==> flow/design.v <==
module decodificador_7segmentos (
    input [3:0] valor,          
    output reg [6:0] segmentos  
);
    always @(*) begin
        case (valor)
            4'b0000: segmentos = 7'b0111111;  
            4'b0001: segmentos = 7'b0000110;  
            4'b0010: segmentos = 7'b1011011;  
            4'b0011: segmentos = 7'b1001111;  
            4'b0100: segmentos = 7'b1100110;  
            4'b0101: segmentos = 7'b1101101;  
            4'b0110: segmentos = 7'b1111101;  
            4'b0111: segmentos = 7'b0000111;  
            4'b1000: segmentos = 7'b1111111;  
            4'b1001: segmentos = 7'b1101111;  
            default: segmentos = 7'b0000000;  
        endcase
    end
endmodule
module cronometro_digital(
    input clk,               
    input reset,             
    input botao0,            
    input botao1, 
    input SW3,           
    input botao2,            
    output reg [6:0] seg_hora_d,    
    output reg [7:0] seg_hora_u,    
    output reg [6:0] seg_minuto_d,  
    output reg [6:0] seg_minuto_u,  
    output reg [5:0] leds_segundos,  
    output reg estado1, 
    output reg estado2,
    output reg estado3 
);
    reg [2:0] estado;
    reg [5:0] segundos;         
    reg [4:0] unidademinutos;
    reg [4:0] dezenaminutos;  
    reg [4:0] unidadehoras;     
    reg [4:0] dezenahoras;      
    parameter PARADO = 3'b000,
              AJUSTAR_SEGUNDOS = 3'b001,
              AJUSTAR_MINUTO = 3'b010,
              AJUSTAR_HORA = 3'b011,
              RODANDO = 3'b111;
    decodificador_7segmentos u_hora_d (.valor(dezenahoras), .segmentos(seg_hora_d));
    decodificador_7segmentos u_hora_u (.valor(unidadehoras), .segmentos(seg_hora_u[6:0]));
    decodificador_7segmentos u_minuto_d (.valor(dezenaminutos), .segmentos(seg_minuto_d));
    decodificador_7segmentos u_minuto_u (.valor(unidademinutos), .segmentos(seg_minuto_u));
    always @(posedge clk or posedge reset) begin 
        if (reset) begin
            estado <= PARADO;   
            segundos <= 0;  
            leds_segundos <= 6'b000000;  
            unidademinutos <= 0;  
            dezenaminutos <= 0;  
            unidadehoras <= 0;    
            dezenahoras <= 0;     
            seg_hora_u[7] <= 1'b1;
        end else begin 
            case (estado)
                PARADO: begin
                    if (botao0) begin
                        estado <= AJUSTAR_SEGUNDOS;  
                        estado1 = 1'b1;
                    end 
                    if (botao2) begin 
                        estado1 = 1'b0;
                        estado2 = 1'b0;
                        estado3 = 1'b0;
                        estado <= RODANDO;  
                    end 
                    if (reset) begin 
                        estado1 = 1'b0;
                        estado2 = 1'b0;
                        estado3 = 1'b0;
                    end
                end
                AJUSTAR_SEGUNDOS: begin
                    if (botao1) begin
                        if (segundos < 60) begin  
                            segundos <= segundos + 10;  
                            leds_segundos <= {leds_segundos[5:0], 1'b1};  
                        end
                    end else if (botao0) begin 
                        estado <= AJUSTAR_MINUTO;  
                        estado2 = 1'b1;
                    end if (reset) begin 
                        estado1 = 1'b0;
                    end
                end
                AJUSTAR_MINUTO: begin
                     if (botao1 && !SW3) begin
                        if (unidademinutos < 9) begin
                            unidademinutos <= unidademinutos + 1;  
                        end else if (dezenaminutos < 5 && unidademinutos ==9) begin
                            unidademinutos <= 0;  
                            dezenaminutos <= dezenaminutos + 1;  
                        end else begin
                            unidademinutos <= 0;  
                            dezenaminutos <= 0;  
                        end
                    end
                        if (botao1 && SW3) begin 
                        if (dezenaminutos <5) begin
                            dezenaminutos <= dezenaminutos + 1;
                        end else if (dezenaminutos == 5 && unidademinutos == 9) begin 
                              dezenaminutos <= 0;
                              unidademinutos <= 0;
                        end
                     end
                    if (botao0) begin
                        estado <= AJUSTAR_HORA;  
                        estado3 = 1'b1;
                    end 
                    if (reset) begin 
                        estado1 = 1'b0;
                        estado2 = 1'b0;
                    end
                end
                AJUSTAR_HORA: begin
                    if (botao1) begin
                        if (unidadehoras < 9) begin
                            unidadehoras <= unidadehoras + 1;  
                        end else if (unidadehoras == 9 && dezenahoras < 2) begin
                            unidadehoras <= 0;  
                            dezenahoras <= dezenahoras + 1;  
                        end
                    end 
                    if (dezenahoras == 2 && unidadehoras == 4) begin
                        unidadehoras <= 0;  
                        dezenahoras <= 0;  
                    end
                    if (botao0) begin
                        estado <= RODANDO;  
                        estado1 = 1'b0;
                        estado2 = 1'b0;
                        estado3 = 1'b0;
                    end
                end
                RODANDO: begin
                    if (botao2 == 1'b1) begin
                        estado <= PARADO;  
                    end else begin
                        if (segundos > 0) begin
                            segundos <= segundos - 1;  
                            if (segundos %10 ==0) begin 
                            leds_segundos <= {leds_segundos[5:0], 1'b0}; 
                            end
                        end else begin
                            segundos <= 59;  
                            if (unidademinutos > 0) begin
                                unidademinutos <= unidademinutos - 1;  
                            end else if (dezenaminutos > 0) begin
                                unidademinutos <= 9;  
                                dezenaminutos <= dezenaminutos - 1;  
                            end else begin
                                unidademinutos <= 0;
                                dezenaminutos <= 0;  
                                if (unidadehoras > 0) begin
                                    unidadehoras <= unidadehoras - 1;  
                                end else if (dezenahoras > 0) begin
                                    unidadehoras <= 9;  
                                    dezenahoras <= dezenahoras - 1;  
                                end
                                if ( estado == RODANDO && unidademinutos == 0 && segundos == 0 && dezenaminutos == 0 && unidadehoras ==0 && dezenahoras ==0) begin
                                    estado<= PARADO;
                                    leds_segundos <= {leds_segundos[5:0], 10'b111111}; 
                                end
                                if (reset) begin 
                                    estado1 = 1'b0;
                                    estado2 = 1'b0;
                                    estado3 = 1'b0;
                                end
                            end
                        end
                    end
                end
                default: estado <= PARADO; 
            endcase
        end
    end
endmodule
# Reports on cronometro_digital

What the tools print for cronometro_digital, step after step.
Line numbers count from 1 in the design file above.
Library cell names are shortened.
A cell with - has no value.

Design top: cronometro_digital
Clock port: clk
Cell library: sky130hd
Library corner: tt_025C_1v80

# Word level

Counts by Yosys on the flattened word-level netlist (proc, flatten, opt, wreduce; memories kept). Register bits leave out memories and registers merged into their read ports (data or address). Print and check cells are left out. Cells with the same type and inputs are merged into one.
Memory sizes are those after Yosys's memory passes, which may raise the word count (mostly to a power of two), join words into wider ones and drop unused or constant bits.

Register bits: 38
Elaborated cells: 184
Memories: 4
Output and inout port bits: 38
Bits in read-only memories: 448
Input port bits: 6

Add/sub/neg operators: 10
Bitwise logic cells: 1
Magnitude comparators: 10
Equality and inequality tests: 36
Reductions and logical operators: 35
Muxes and demuxes: 77
Div/mod/pow operators: 1

Memory list:

| memory          | words | bits a word | read ports | wr ports | RTL line | RTL |
| (no name shown) | 16    | 7           | 1          | 0        | 6        | `case (valor)` |
| (no name shown) | 16    | 7           | 1          | 0        | 6        |  |
| (no name shown) | 16    | 7           | 1          | 0        | 6        |  |
| (no name shown) | 16    | 7           | 1          | 0        | 6        |  |

Operators by type and width:

| kind                                                   | number |
| 2-to-1 mux 5 bit                                       | 38 |
| remainder unit 6 x 4 -> 32 bit (second input constant) | 1 |
| 2-to-1 mux 6 bit                                       | 12 |
| case mux 5 bit (select 2 bit)                          | 4 |
| != test 3 bit (second input constant)                  | 13 |
| 2-to-1 mux 3 bit                                       | 11 |
| zero test 32 bit                                       | 1 |
| != test 2 bit (second input constant)                  | 13 |
| case mux 6 bit (select 2 bit)                          | 2 |
| adder 5 x 1 -> 5 bit (second input constant)           | 4 |
| subtractor 5 x 1 -> 5 bit (second input constant)      | 4 |
| > comparator 5 x 1 -> 1 bit (second input constant)    | 4 |
| zero test 5 bit                                        | 4 |
| AND reduction 8 bit                                    | 2 |
| case mux 3 bit (select 5 bit)                          | 1 |
| AND reduction 4 bit                                    | 3 |
| logical AND 1 bit                                      | 11 |
| AND reduction 10 bit                                   | 1 |
| == test 5 x 3 -> 1 bit (second input constant)         | 2 |
| < comparator 5 x 4 -> 1 bit (second input constant)    | 2 |
| == test 5 x 4 -> 1 bit (second input constant)         | 2 |
| AND reduction 9 bit                                    | 1 |
| nonzero test 2 bit                                     | 4 |
| == test 3 x 2 -> 1 bit (second input constant)         | 2 |
| nonzero test 3 bit                                     | 2 |
| subtractor 6 x 1 -> 6 bit (second input constant)      | 1 |
| > comparator 6 x 1 -> 1 bit (second input constant)    | 1 |
| adder 6 x 4 -> 6 bit (second input constant)           | 1 |

Not listed: further kinds 18, cells in them 23.

# Longest topological paths

Yosys ltp: most cells in a row. Word level: on the elaborated netlist, between registers, memories and ports. Mapped: between sequential cells and ports; inverters and the memories' decode and read muxes count.

Word-level depth: 12
ABC_AREA: 0
Mapped depth: 19
Gate-level depth less buffers: 16

# Mapped cells and area

Yosys stat after the flow's synthesis: flattened, memories mapped to cells. It holds for the ABC_AREA given above (unset counts as 0); a run with the other value may have another netlist.

Cells by type:

| type     | number | total area (um2) |
| dfrtp_1  | 36     | 900.864 |
| ha_1     | 38     | 475.456 |
| o21ai_0  | 56     | 280.269 |
| a21oi_1  | 47     | 235.226 |
| nor2_1   | 48     | 180.173 |
| nand2_1  | 46     | 172.666 |
| mux2i_1  | 11     | 110.106 |
| inv_1    | 29     | 108.854 |
| nand2b_1 | 16     | 100.096 |
| edfxtp_1 | 3      | 90.086 |
| clkbuf_1 | 22     | 82.579 |
| nand3_1  | 16     | 80.077 |
| o22ai_1  | 10     | 62.56 |
| nor3_1   | 12     | 60.058 |
| mux2_2   | 5      | 56.304 |
| xnor2_1  | 6      | 52.55 |
| nand4_1  | 8      | 50.048 |
| a21boi_0 | 6      | 45.043 |

Other cell types: 54; their cells: 121.

Mapped area: 4,096.4 um2
Flip-flops: 40
Standard cells after synthesis: 536

By module: a second synthesis without flattening, with its own total; a netlist apart from the flattened one above.

Cells (unflattened synthesis): 563
Area total of the unflattened synthesis: 4,521.8 um2

Rows give one instance, submodules left out.

Modules:

| module                   | instances | cells | sequential area (um2) | area (um2) |
| cronometro_digital       | 1         | 451   | 1,017.2               | 3,646.0 |
| decodificador_7segmentos | 4         | 28    | 0.0                   | 219.0 |

# Worst setup path after synthesis

OpenSTA on the mapped netlist: ideal clock, no wires. The path of least setup slack (recovery checks aside). Input and output delay are each 20% of the period. Register names are those of the netlist, which keeps one name where synthesis merged equal registers.

Path kind: register to register
From: reg segundos[2]
To: reg leds_segundos[1]
Data required time: 4,275 ps
Driving pins on the path: 19
Path delay: 4,033 ps
Launch time at the first pin: 0 ps
Clock period: 4,400 ps
Setup time: 125 ps
Arrival: 3,908 ps
Buffers on the path: 3
Path slack: 367 ps
Synthesis period reached: 4,033 ps

"path delay" is the arrival time less input delay plus setup time.
"driving pins on the path" counts driving pins, that of a launching flip-flop among them; a cell with two outputs on the path counts twice.
"synthesis period reached" is the clock period less the worst setup slack; recovery checks do not enter. This is arithmetic on one report: input and output delays are still those of the set period (20% each).
At most two assigning lines are given for a register; there are more.

Cell sequence: dfrtp_1 -> clkbuf_1 -> inv_1 -> ha_1 -> nor2b_1 -> clkbuf_2 -> o21ai_0 -> ha_1 -> clkbuf_1 -> nand2b_1 -> a221oi_1 -> nor2_1 -> a21oi_1 -> ha_1 -> inv_1 -> a311oi_2 -> a211oi_2 -> o31ai_4 -> mux2_2

RTL lines, path post-synthesis:

| item            | RTL line | RTL |
| start, declared | 38       | `reg [5:0] segundos;` |
| start, assigned | 84       | `segundos <= segundos + 10;` |
| start, assigned | 148      | `segundos <= segundos - 1;` |
| end, assigned   | 85       | `leds_segundos <= {leds_segundos[5:0], 1'b1};` |
| end, assigned   | 150      | `leds_segundos <= {leds_segundos[5:0], 1'b0};` |
| end, declared   | 32       | `output reg [5:0] leds_segundos,` |

Chain of elaborated cells between the ends: none given.

# Timing after layout

Path of least setup slack in the final report of record 1 (OpenROAD, finished layout, wires in). Where an end is a register, its clock arrival counts in the times.
The path's times are printed in steps of 10 ps; the period is the one set.

Path kind: register to register
From: reg segundos[1]
To: reg leds_segundos[5]
Data required time: 3,940 ps
Setup time: 110 ps
Buffers on the path: 0
Driving pins on the path: 15
Clock period: 3,750 ps
Path slack: 160 ps
Launch time at the first pin: 300 ps
Arrival: 3,790 ps

At most two assigning lines are given for a register; there are more.

Cell sequence: dfrtp_2 -> inv_1 -> ha_2 -> nor2b_2 -> o21ai_0 -> ha_1 -> nand2b_1 -> nand2_2 -> o211ai_1 -> a221oi_2 -> nand2_1 -> nor4b_2 -> a31oi_1 -> o31ai_4 -> mux2_2

RTL lines, path post-layout:

| item            | RTL line | RTL |
| start, declared | 38       | `reg [5:0] segundos;` |
| start, assigned | 84       | `segundos <= segundos + 10;` |
| start, assigned | 148      | `segundos <= segundos - 1;` |
| end, assigned   | 85       | `leds_segundos <= {leds_segundos[5:0], 1'b1};` |
| end, assigned   | 150      | `leds_segundos <= {leds_segundos[5:0], 1'b0};` |
| end, declared   | 32       | `output reg [5:0] leds_segundos,` |

Chain of elaborated cells between the ends: none given.

Hand-over note for cronometro_digital

Measured results for cronometro_digital: 2 stored runs of the Yosys and OpenROAD flow on sky130hd. The settings differ; the order carries no meaning. The constraints put input and output delay at 20% of the set period each and load the outputs with 0.01 pF.
By "period reached" is meant the clock period of the run minus its worst setup slack. This is arithmetic on one report: input and output delays are still those of the set period (20% each).
"time on the worst setup path" means the part of the period allowed to the worst setup path (the constraints hold back 20% at inputs and 20% at outputs) less its slack; where the path has registers, the arrival times of their clocks count too.
By "power consumption" is meant OpenSTA's value without simulated activity: inputs other than the clock are taken to toggle once in ten clock periods, and the tool carries that through the logic.
"time on the worst setup path" is known to 10 ps.
Among the settings, -- means not set for that run.
Results: -- = not shown.

| setting or result                            | record 1             | record 2 |
| period_ns                                    | 3.75                 | 2.31     |
| CORE_UTILIZATION                             | 58                   | 72       |
| SETUP_SLACK_MARGIN                           | -0.03                | 0.28     |
| CORE_MARGIN                                  | 8                    | 2        |
| CELL_PAD_IN_SITES_DETAIL_PLACEMENT           | 0                    | --       |
| TNS_END_PERCENT                              | 35                   | 25       |
| GPL_TIMING_DRIVEN                            | 1                    | --       |
| SLEW_MARGIN                                  | 5                    | 20       |
| CAP_MARGIN                                   | 20                   | 20       |
| PLACE_DENSITY_LB_ADDON                       | --                   | 0.1      |
| HOLD_SLACK_MARGIN                            | --                   | 0.08     |
| GPL_ROUTABILITY_DRIVEN                       | --                   | 1        |
| MAX_ROUTING_LAYER                            | --                   | met4     |
| setup total negative slack (ps)              | 0                    | --       |
| standard-cell area of the final layout (um2) | 4,764.6              | --       |
| utilization after layout (%)                 | 69.7                 | --       |
| setup slack of the worst path (ps)           | 157                  | --       |
| time on the worst setup path (ps)            | 3,590                | --       |
| kind of the worst setup path                 | register to register | --       |
| lowest hold slack (ps)                       | 540                  | --       |
| die size (um2)                               | 10,008.0             | --       |
| chip area in the Yosys report (um2)          | 4,096.4              | --       |
| period reached (ps)                          | 3,593                | --       |
| power consumption (µW)                       | 4,564                | --       |

Record 2: not finished: clock tree synthesis ended with error DPL-0038

End of note.
